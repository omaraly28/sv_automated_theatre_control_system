==> flow/design.v <==
module DFF(clk, D, reset, Q);  
  input D, clk, reset;  
  output reg Q;  
  always @(posedge clk or posedge reset) 
    begin
      if(reset==1'b1)
        Q <= 0;
      else
        Q <= D;
    end
endmodule
module encoder4to2(House, Music, Speaker, Play, M1, M0);  
  input House, Music, Speaker, Play;
  output reg M1, M0;
  always @(*)
    begin
      M1 = 0;
      M0 = 0;
      if (House)
        begin
          M1 = 0; M0 = 0;
        end
      else if (Music)
        begin
          M1 = 0; M0 = 1;  
        end
      else if (Speaker)
        begin
          M1 = 1; M0 = 0;  
        end
      else if (Play)
        begin
          M1 = 1; M0 = 1;  
        end
    end
endmodule
module encoder3to2(TL,TC,TR, T1, T0);  
  input TL, TC, TR;  
  output reg T1, T0;  
  always @(*)
    begin
      if (!TL)
        begin
          T1 = 0; T0 = 0;
        end
      else if (!TC)
        begin
          T1 = 0; T0 = 1;
        end
      else if (!TR)
        begin
          T1 = 1; T0 = 1;
        end
      else
        begin
          T1 = 0; T0 = 1; 
        end
    end
endmodule
module ns_Mode_FSM(Q2, Q1, Q0, EN, M1, M0, Q2_n,Q1_n, Q0_n );
  input Q2, Q1, Q0, EN, M1, M0;
  output Q2_n, Q1_n, Q0_n;
  assign Q2_n = EN & (Q2&~Q0 | M0&M1&Q2 | M0&Q0&~Q2 | M1&Q1&~Q0 | Q1&~M0&~M1 | M1&Q0&~Q1&~Q2);  
  assign Q1_n = EN & (M0&Q0&Q2&~M1 | M0&~M1&Q1&~Q0 | M1&Q0&Q1&~M0 | M1&Q0&Q2&~M0);  
  assign Q0_n = EN & (~M0 | M1&~Q2 | Q0&~Q2 | ~M1&~Q0&~Q1);  
endmodule
module ns_Spotlight_FSM(R1,R0,EN,T1,T0,SP_A, R1_n, R0_n);
  input R1, R0, EN, T1, T0, SP_A;
  output R1_n, R0_n;
  wire E;  
  assign E = EN & SP_A;
  assign R1_n = E & ( R0&T1 | ~T0&(R0 ^ R1));  
  assign R0_n = E & (T0 | R1&R0 | ~R1&~R0);  
endmodule
module theatre_outputs(Q2,Q1,Q0,R1,R0,HL,VD,SP_A,S1); 
  input Q2,Q1,Q0,R1,R0;  
  output HL,VD,SP_A;  
  output[2:0] S1;
  assign HL = ~Q2 & ~Q1;  
  assign VD = ~Q0 & (Q1 ^ Q2);  
  assign SP_A = (~Q2 & Q1 & Q0) | (Q2 & ~Q1 & ~Q0);  
  assign S1[2] = (R1 | R0) & SP_A;
  assign S1[1] = (R1&R0) & SP_A;
  assign S1[0] = ((~R1 | R0) & SP_A) | ~SP_A;
endmodule
module theatre(clk, reset, EN, House, Music, Speaker, Play, TL, TC, TR, HL, VD, S1);  
  input clk, reset, EN, House, Music, Speaker, Play, TL, TC, TR;  
  output HL, VD;  
  output [2:0] S1; 
  wire Q2, Q1, Q0, R1, R0, M1, M0, T1, T0, SP_A;
  wire Q2_n, Q1_n, Q0_n, R1_n, R0_n;  
  DFF dff_Q2(.clk(clk), .D(Q2_n), .reset(reset), .Q(Q2));
  DFF dff_Q1(.clk(clk), .D(Q1_n), .reset(reset), .Q(Q1));
  DFF dff_Q0(.clk(clk), .D(Q0_n), .reset(reset), .Q(Q0));
  DFF dff_S1(.clk(clk), .D(R1_n), .reset(reset), .Q(R1));
  DFF dff_S0(.clk(clk), .D(R0_n), .reset(reset), .Q(R0));
  encoder4to2 mode_enc(.House(House), .Music(Music),.Speaker(Speaker), .Play(Play),.M1(M1), .M0(M0));  
  encoder3to2 spot_enc(.TL(TL), .TC(TC), .TR(TR),.T1(T1), .T0(T0)); 
  ns_Mode_FSM mode_ns(.Q2(Q2), .Q1(Q1), .Q0(Q0),.EN(EN), .M1(M1), .M0(M0), .Q2_n(Q2_n), .Q1_n(Q1_n), .Q0_n(Q0_n));  
  ns_Spotlight_FSM spot_ns(.R1(R1), .R0(R0), .EN(EN),.T1(T1), .T0(T0), .SP_A(SP_A),.R1_n(R1_n), .R0_n(R0_n));  
  theatre_outputs outputs(.Q2(Q2), .Q1(Q1), .Q0(Q0),.R1(R1), .R0(R0),.HL(HL), .VD(VD),.SP_A(SP_A), .S1(S1));  
endmodule
## Tool chain data of theatre

Tool output for the design above, in the order of the flow.
Line numbers count from 1 in the design file above.
Cell names lack the library's common part.
Not given: --

- Top: theatre
- Clock: clk
- Library: sky130hd
- Corner: tt_025C_1v80

## Word level

Yosys after proc, flatten, opt, wreduce and memory -nomap, before mapping. Enables and synchronous resets that opt folds into registers are not counted as muxes. Memory bits, and registers merged into a memory's read port (data or address), are not among the register bits. Print and check cells are not counted. Equal cells are merged and count once.

- Output and inout bits: 5
- Bits in registers: 5
- Elaborated cells: 89
- Bits of input ports: 10

- Muxes and demuxes: 11
- Bitwise gates (word level): 73

Operator list:

| cell | count |
|---|---|
| 1-bit bitwise AND | 44 |
| 1-bit OR | 18 |
| 1-bit 2-to-1 mux | 11 |
| 1-bit inverter | 9 |
| 1-bit XOR | 2 |

## Logic depth

Depth = most cells in a row (Yosys ltp): at word level without a register or memory, in the mapped netlist without a sequential cell, where the memories' decode and read muxes count.

- Depth after elaboration: 12
- ABC_AREA: 0
- Gate-level depth with buffers: 5
- Mapped depth without buffers: 5

## After synthesis

Source: synth_stat.txt of the flow (Yosys; design flattened, memories mapped). It holds for the ABC_AREA given above (unset counts as 0); a run with the other value may have another netlist.
The area totals of this step are shown rounded.

Cells by type:

| cell type | count | total area (um^2) |
|---|---|---|
| dfrtp_1 | 5 | 125.12 |
| ha_1 | 6 | 75.072 |
| inv_1 | 6 | 22.522 |
| mux2i_1 | 2 | 20.019 |
| nand2_1 | 5 | 18.768 |
| nor2b_1 | 3 | 18.768 |
| nand4b_1 | 2 | 17.517 |
| a21oi_1 | 3 | 15.014 |
| nand2b_1 | 2 | 12.512 |
| mux2_2 | 1 | 11.261 |
| nor2_1 | 3 | 11.261 |
| nor3_1 | 2 | 10.01 |
| o21ai_0 | 2 | 10.01 |
| a21oi_2 | 1 | 8.758 |
| a2bb2oi_1 | 1 | 8.758 |
| o31a_1 | 1 | 8.758 |
| nor3b_1 | 1 | 7.507 |
| o211ai_1 | 1 | 7.507 |

Not listed: further types 4, cells in them 4.

- Cell area after synthesis: 430 um^2
- Standard cells after synthesis: 51
- Mapped flip-flops: 5
- Sequential part of the area: 130 um^2

By module: a second synthesis without flattening, with its own total; a netlist apart from the flattened one above.

- Cells (unflattened synthesis): 55
- Area total of the unflattened synthesis: 460 um^2

Each row is one instance without its submodules.

Modules:

| module | cells | seq. area (um^2) | instances | area (um^2) |
|---|---|---|---|---|
| DFF | 2 | 25 | 5 | 29 |
| ns_Mode_FSM | 18 | 0.0 | 1 | 110 |
| theatre_outputs | 10 | 0.0 | 1 | 90 |
| ns_Spotlight_FSM | 10 | 0.0 | 1 | 64 |
| encoder4to2 | 5 | 0.0 | 1 | 28 |
| encoder3to2 | 2 | 0.0 | 1 | 16 |
| theatre | 0 | 0.0 | 1 | 0.0 |

## Timing after synthesis

OpenSTA on the mapped netlist: ideal clock, no wires. The path of least setup slack (recovery checks aside). Input and output delay are each 20% of the period. Register names are those of the netlist, which keeps one name where synthesis merged equal registers.

- Kind: register -> output
- From: reg dff_Q1.Q
- To: out S1[1]
- Slack: 0.547 ns
- Buffers on the path: 0
- Output delay: 0.410 ns
- Clock period: 2.05 ns
- Data required time: 1.640 ns
- Arrival time: 1.093 ns
- Path delay: 1.093 ns
- Stages: 5
- Period reached after synthesis: 1.503 ns

"path delay" is the arrival time less input delay plus setup time.
At an output port there is no setup time.
"stages" counts driving pins, that of a launching flip-flop among them; a cell with two outputs on the path counts twice.
"period reached after synthesis" = period - worst setup slack (recovery checks aside). The figure is calculated, with input and output delays left at 20% of the set period.
Between the ends stands the longest chain of elaborated cells between them, by number of cells; it is not shown to be the way that was timed. Of several equally long chains one is given.
A line is the first line of the expression or statement that the cell stems from. Yosys adds cells for indexed reads and writes and turns some case tables into memories.

- Path through: dfrtp_1 inv_1 ha_1 mux2_2 and2_1
- Length of the longest elaborated chain: 5
- Elaborated cells between the ends (all ways): 7
- Classes of those cells: logic (7)

Ends and longest elaborated chain, after synthesis:

| item | RTL line | RTL |
|---|---|---|
| start: declaration | 3 | `output reg Q;` |
| start: assignment | 7 | `Q <= 0;` |
| start: assignment | 9 | `Q <= D;` |
| 1-bit inverter | 81 | `assign SP_A = (~Q2 & Q1 & Q0) \| (Q2 & ~Q1 & ~Q0);` |
| 1-bit bitwise AND (2 in a row) | 81 |  |
| 1-bit OR | 81 |  |
| 1-bit bitwise AND | 83 | `assign S1[1] = (R1&R0) & SP_A;` |
| end: declaration | 89 | `output [2:0] S1;` |

## Path in the finished layout

Path of least setup slack in the final report of entry A (OpenROAD, finished layout, wires in). Where an end is a register, its clock arrival counts in the times.

- Kind: register -> output
- From: reg dff_Q1.Q
- To: out S1[1]
- Stages: 6
- Arrival time: 1.38 ns
- Output delay: 0.24 ns
- Buffers on the path: 1
- Clock period: 1.18 ns
- Slack: -0.43 ns
- Data required time: 0.94 ns

Between the ends stands the longest chain of elaborated cells between them, by number of cells; it is not shown to be the way that was timed. Of several equally long chains one is given.

- Path through: dfrtp_1 inv_1 ha_2 mux2_4 and2_4 buf_6
- Length of the longest elaborated chain: 5
- Elaborated cells between the ends (all ways): 7
- Classes of those cells: logic (7)

Ends and longest elaborated chain, post-layout:

| item | RTL line | RTL |
|---|---|---|
| start: declaration | 3 | `output reg Q;` |
| start: assignment | 7 | `Q <= 0;` |
| start: assignment | 9 | `Q <= D;` |
| 1-bit inverter | 81 | `assign SP_A = (~Q2 & Q1 & Q0) \| (Q2 & ~Q1 & ~Q0);` |
| 1-bit bitwise AND (2 in a row) | 81 |  |
| 1-bit OR | 81 |  |
| 1-bit bitwise AND | 83 | `assign S1[1] = (R1&R0) & SP_A;` |
| end: declaration | 89 | `output [2:0] S1;` |

==> runs of theatre <==
Flow measurements of theatre on sky130hd: 2 stored runs with different settings, listed in no order. Input and output delays are each 20% of the period that was set; the output load is 0.01 pF.
"period achieved" means the clock period less the worst setup slack. The figure is calculated, with input and output delays left at 20% of the set period.
By "overall power" is meant OpenSTA's value without simulated activity: inputs other than the clock are taken to toggle once in ten clock periods, and the tool carries that through the logic.
The measured numbers are rounded.

### Entry A

==> flow/run.sh <==
#!/bin/bash
# the make line also repeats the synthesis and layout settings of config.mk as NAME=value (left out here)
make -C /OpenROAD-flow-scripts/flow DESIGN_CONFIG=/design/flow/config.mk WORK_HOME=/design/flow/orfs CLKGATE_MAP_FILE= finish
==> flow/config.mk <==
export PLATFORM = sky130hd
export DESIGN_NAME = theatre
export DESIGN_NICKNAME = theatre
export VERILOG_FILES = /design/flow/design.v
export SDC_FILE = /design/flow/constraint.sdc
export NUM_CORES = 4
export LEC_CHECK = 0
export CAP_MARGIN = 20
export CELL_PAD_IN_SITES_DETAIL_PLACEMENT = 2
export CELL_PAD_IN_SITES_GLOBAL_PLACEMENT = 0
export CORE_MARGIN = 5
export CORE_UTILIZATION = 24
export CTS_CLUSTER_DIAMETER = 307
export CTS_CLUSTER_SIZE = 82
export GPL_TIMING_DRIVEN = 1
export PLACE_DENSITY_LB_ADDON = 0.0
export SLEW_MARGIN = 20
==> flow/constraint.sdc <==
create_clock -name core_clock -period 1.18 [get_ports {clk}]
set_input_delay 0.2360 -clock core_clock [delete_from_list [all_inputs] [get_ports {clk}]]
set_output_delay 0.2360 -clock core_clock [all_outputs]
set_load 0.01 [all_outputs]

Results of entry A:
- Worst slack on setup checks: -0.43 ns
- Overall die area: 2800 um^2
- Overall power: 0.53 mW
- Netlist area reported by Yosys: 430 um^2
- Standard-cell area after routing: 790 um^2
- Final setup TNS: -2.1 ns
- Period achieved: 1.613 ns

### Entry B

==> flow/run.sh <==
#!/bin/bash
# the make line also repeats the synthesis and layout settings of config.mk as NAME=value (left out here)
make -C /OpenROAD-flow-scripts/flow DESIGN_CONFIG=/design/flow/config.mk WORK_HOME=/design/flow/orfs CLKGATE_MAP_FILE= finish
==> flow/config.mk <==
export PLATFORM = sky130hd
export DESIGN_NAME = theatre
export DESIGN_NICKNAME = theatre
export VERILOG_FILES = /design/flow/design.v
export SDC_FILE = /design/flow/constraint.sdc
export NUM_CORES = 4
export LEC_CHECK = 0
export CAP_MARGIN = 20
export CORE_ASPECT_RATIO = 1.8
export CORE_MARGIN = 2
export CORE_UTILIZATION = 20
export CTS_CLUSTER_SIZE = 68
export GPL_TIMING_DRIVEN = 0
export HOLD_SLACK_MARGIN = 0.26
export MAX_ROUTING_LAYER = met5
export PLACE_DENSITY = 0.6
export SLEW_MARGIN = 20
export TNS_END_PERCENT = 40
==> flow/constraint.sdc <==
create_clock -name core_clock -period 1.99 [get_ports {clk}]
set_input_delay 0.3980 -clock core_clock [delete_from_list [all_inputs] [get_ports {clk}]]
set_output_delay 0.3980 -clock core_clock [all_outputs]
set_load 0.01 [all_outputs]

Results of entry B:
- Worst slack on setup checks: 0.080 ns
- Overall die area: 2600 um^2
- Overall power: 0.29 mW
- Netlist area reported by Yosys: 430 um^2
- Standard-cell area after routing: 650 um^2
- Final setup TNS: 0.000 ns
- Period achieved: 1.910 ns
